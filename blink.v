==> flow/design.v <==
	module blink (
		input wire clk,  
		output wire [7:0] LED  
	);
reg [31:0] cnt;  
initial begin
cnt <= 32'h00000000;  
end
always @(posedge clk) begin
cnt <= cnt + 1;  
end
assign LED = cnt[28:21];
endmodule
# Tool chain data of blink
# The steps from the RTL of blink to its reports follow in flow order.
# Lines are those of the file above, counted from 1.
# A cell with - has no value.
# setup
top	blink
clock_port	clk
library	sky130hd
lib_corner	tt_025C_1v80

# After elaboration
# Source: Yosys, flattened and elaborated, memories not mapped. Widths are those after wreduce; folded enables and synchronous resets count as part of the registers. Registers that Yosys merges into a memory's read port (data or address) are not register bits. Print and check cells do not count. Equal cells are merged and count once.
# word_totals
word_cells	2
memories	0
out_inout_bits	8
ramBits	0
clocked_rd_ports_x_width	0
rom_bits	0
register_bits	32
latchBits	0
# op_classes
div_mod_pow	0
mux	0
n_mul	0
addsub	1
eq_ne	0
n_logic	0
n_cmp	0
reduce_logical	0
shift	0
# ops
cell	n
32-bit by 1-bit adder with 32-bit output with constant B	1

# Longest topological paths
# Yosys ltp: most cells in a row. Word level: on the elaborated netlist, between registers, memories and ports. Mapped: between sequential cells and ports; inverters and the memories' decode and read muxes count.
# logic_depth
word_depth	1
abc_area	0
mapped_depth	6
ltp_nobuf	5

# After synthesis
# Yosys stat after the flow's synthesis: flattened, memories mapped to cells. It holds for the ABC_AREA given above (unset counts as 0); a run with the other value may have another netlist.
# by_type
cell	n	area_total_um2
sky130_fd_sc_hd__dfxtp_1	29	580.557
sky130_fd_sc_hd__xor2_1	18	157.651
sky130_fd_sc_hd__xnor2_1	9	78.826
sky130_fd_sc_hd__buf_4	8	60.058
sky130_fd_sc_hd__nand3_1	8	40.038
sky130_fd_sc_hd__nor4_2	3	37.536
sky130_fd_sc_hd__nand2_1	9	33.782
sky130_fd_sc_hd__nor4_1	5	31.28
sky130_fd_sc_hd__nor3_1	6	30.029
sky130_fd_sc_hd__nand4_1	4	25.024
sky130_fd_sc_hd__nor2_1	6	22.522
sky130_fd_sc_hd__and3_1	3	18.768
sky130_fd_sc_hd__inv_1	5	18.768
sky130_fd_sc_hd__and4_1	2	17.517
sky130_fd_sc_hd__ha_1	1	12.512
sky130_fd_sc_hd__nand4_2	1	12.512
sky130_fd_sc_hd__or3_1	2	12.512
sky130_fd_sc_hd__buf_6	1	11.261
# Not listed: further types 3, cells in them 3.
# mapped
seq_area_um2	580.6
cells	123
area_um2	1217.4
n_buf	11
flip_flops	29

# Timing after synthesis
# OpenSTA on the mapped netlist: ideal clock, no wires. The path of least setup slack (recovery checks aside). Input and output delay are each 20% of the period. Register names are those of the netlist, which keeps one name where synthesis merged equal registers.
# synth_path
kind	register to register
startpoint	reg cnt[0]
endpoint	reg cnt[26]
path_delay_ns	1.538
t_required_ns	1.708
launch_ns	0.000
setup_ns	0.072
path_slack_ns	0.242
period_ns	1.78
stages	7
arrival_ns	1.466
period_less_setup_slack_ns	1.538
# "path_delay_ns" is the arrival time less input delay plus setup time.
# "stages": output pins that drive a net of the path, with the launching flip-flop's if there is one; two outputs of one cell count as two.
# "period_less_setup_slack_ns" is the clock period less the worst setup slack; recovery checks do not enter. This is arithmetic on one report: input and output delays are still those of the set period (20% each).
# The rows between start and end are the longest chain of elaborated cells between them; the timing report does not say that the signal goes this way. Where chains are equally long, one stands for them.
# A line is the first line of the expression or statement that the cell stems from. Yosys adds cells for indexed reads and writes and turns some case tables into memories.
# synth_via
cell_sequence	sky130_fd_sc_hd__dfxtp_1 sky130_fd_sc_hd__ha_1 sky130_fd_sc_hd__nand2_1 sky130_fd_sc_hd__or3_1 sky130_fd_sc_hd__buf_6 sky130_fd_sc_hd__nor4_2 sky130_fd_sc_hd__xor2_1
elab_chain_cells	1
# synth_rtl
element	line	rtl
from (decl)	5	reg [31:0] cnt;
from (assign)	10	cnt <= cnt + 1;
32-bit by 1-bit adder with 32-bit output	10
to (assign)	10
to (decl)	5

# Timing after layout
# Path of least setup slack in the final report of run 1 (OpenROAD, finished layout, wires in). Where an end is a register, its clock arrival counts in the times.
# layout_path
kind	register to output
startpoint	reg cnt[25]
endpoint	out LED[4]
period_ns	2.45
t_required_ns	1.96
arrival_ns	1.38
stages	3
path_slack_ns	0.58
launch_ns	0.32
# layout_via
cell_sequence	sky130_fd_sc_hd__dfxtp_1 sky130_fd_sc_hd__buf_4 sky130_fd_sc_hd__clkdlybuf4s50_1
elab_chain_cells	0
# layout_rtl
element	line	rtl
from (decl)	5	reg [31:0] cnt;
from (assign)	10	cnt <= cnt + 1;
to (decl)	3	output wire [7:0] LED

# Top module blink; platform sky130hd; tools Yosys and OpenROAD; 2 stored runs in no particular order. Input and output delays are each 20% of the period that was set; the output load is 0.01 pF.
# By "worst_path_ns" is meant the share of the clock period that the worst setup path is allowed (20% is reserved at inputs, 20% at outputs), minus its slack. Clock arrival times at its registers enter into it.
# "total_power_mw" is the tool's figure for a default switching activity; nothing was simulated.
# Settings: . = not set for that run.
run name	period_ns	CORE_UTILIZATION	SETUP_SLACK_MARGIN	PLACE_DENSITY_LB_ADDON	CORE_MARGIN	TNS_END_PERCENT	ABC_AREA	GPL_TIMING_DRIVEN	GPL_ROUTABILITY_DRIVEN	CTS_CLUSTER_DIAMETER	CAP_MARGIN	SLEW_MARGIN	MIN_ROUTING_LAYER	worst_path_ns	worst_path_kind	total_negative_slack_ns	ws_setup_ns	total_die_area_um2	synthArea_um2	final_util_frac	total_power_mw	finalCellArea_um2
run 1	2.45	42	0.27	0.14	7	10	0	0	0	182	35	0	met1	1.38	register to output	0.000	0.585	4602.3	1217.4	0.505	0.7545	1391.3
run 2	1.49	40	.	.	2	.	.	.	.	.	20	20	.	1.48	register to register	0.000	0.010	3501.1	1217.4	0.553	1.315	1647.8
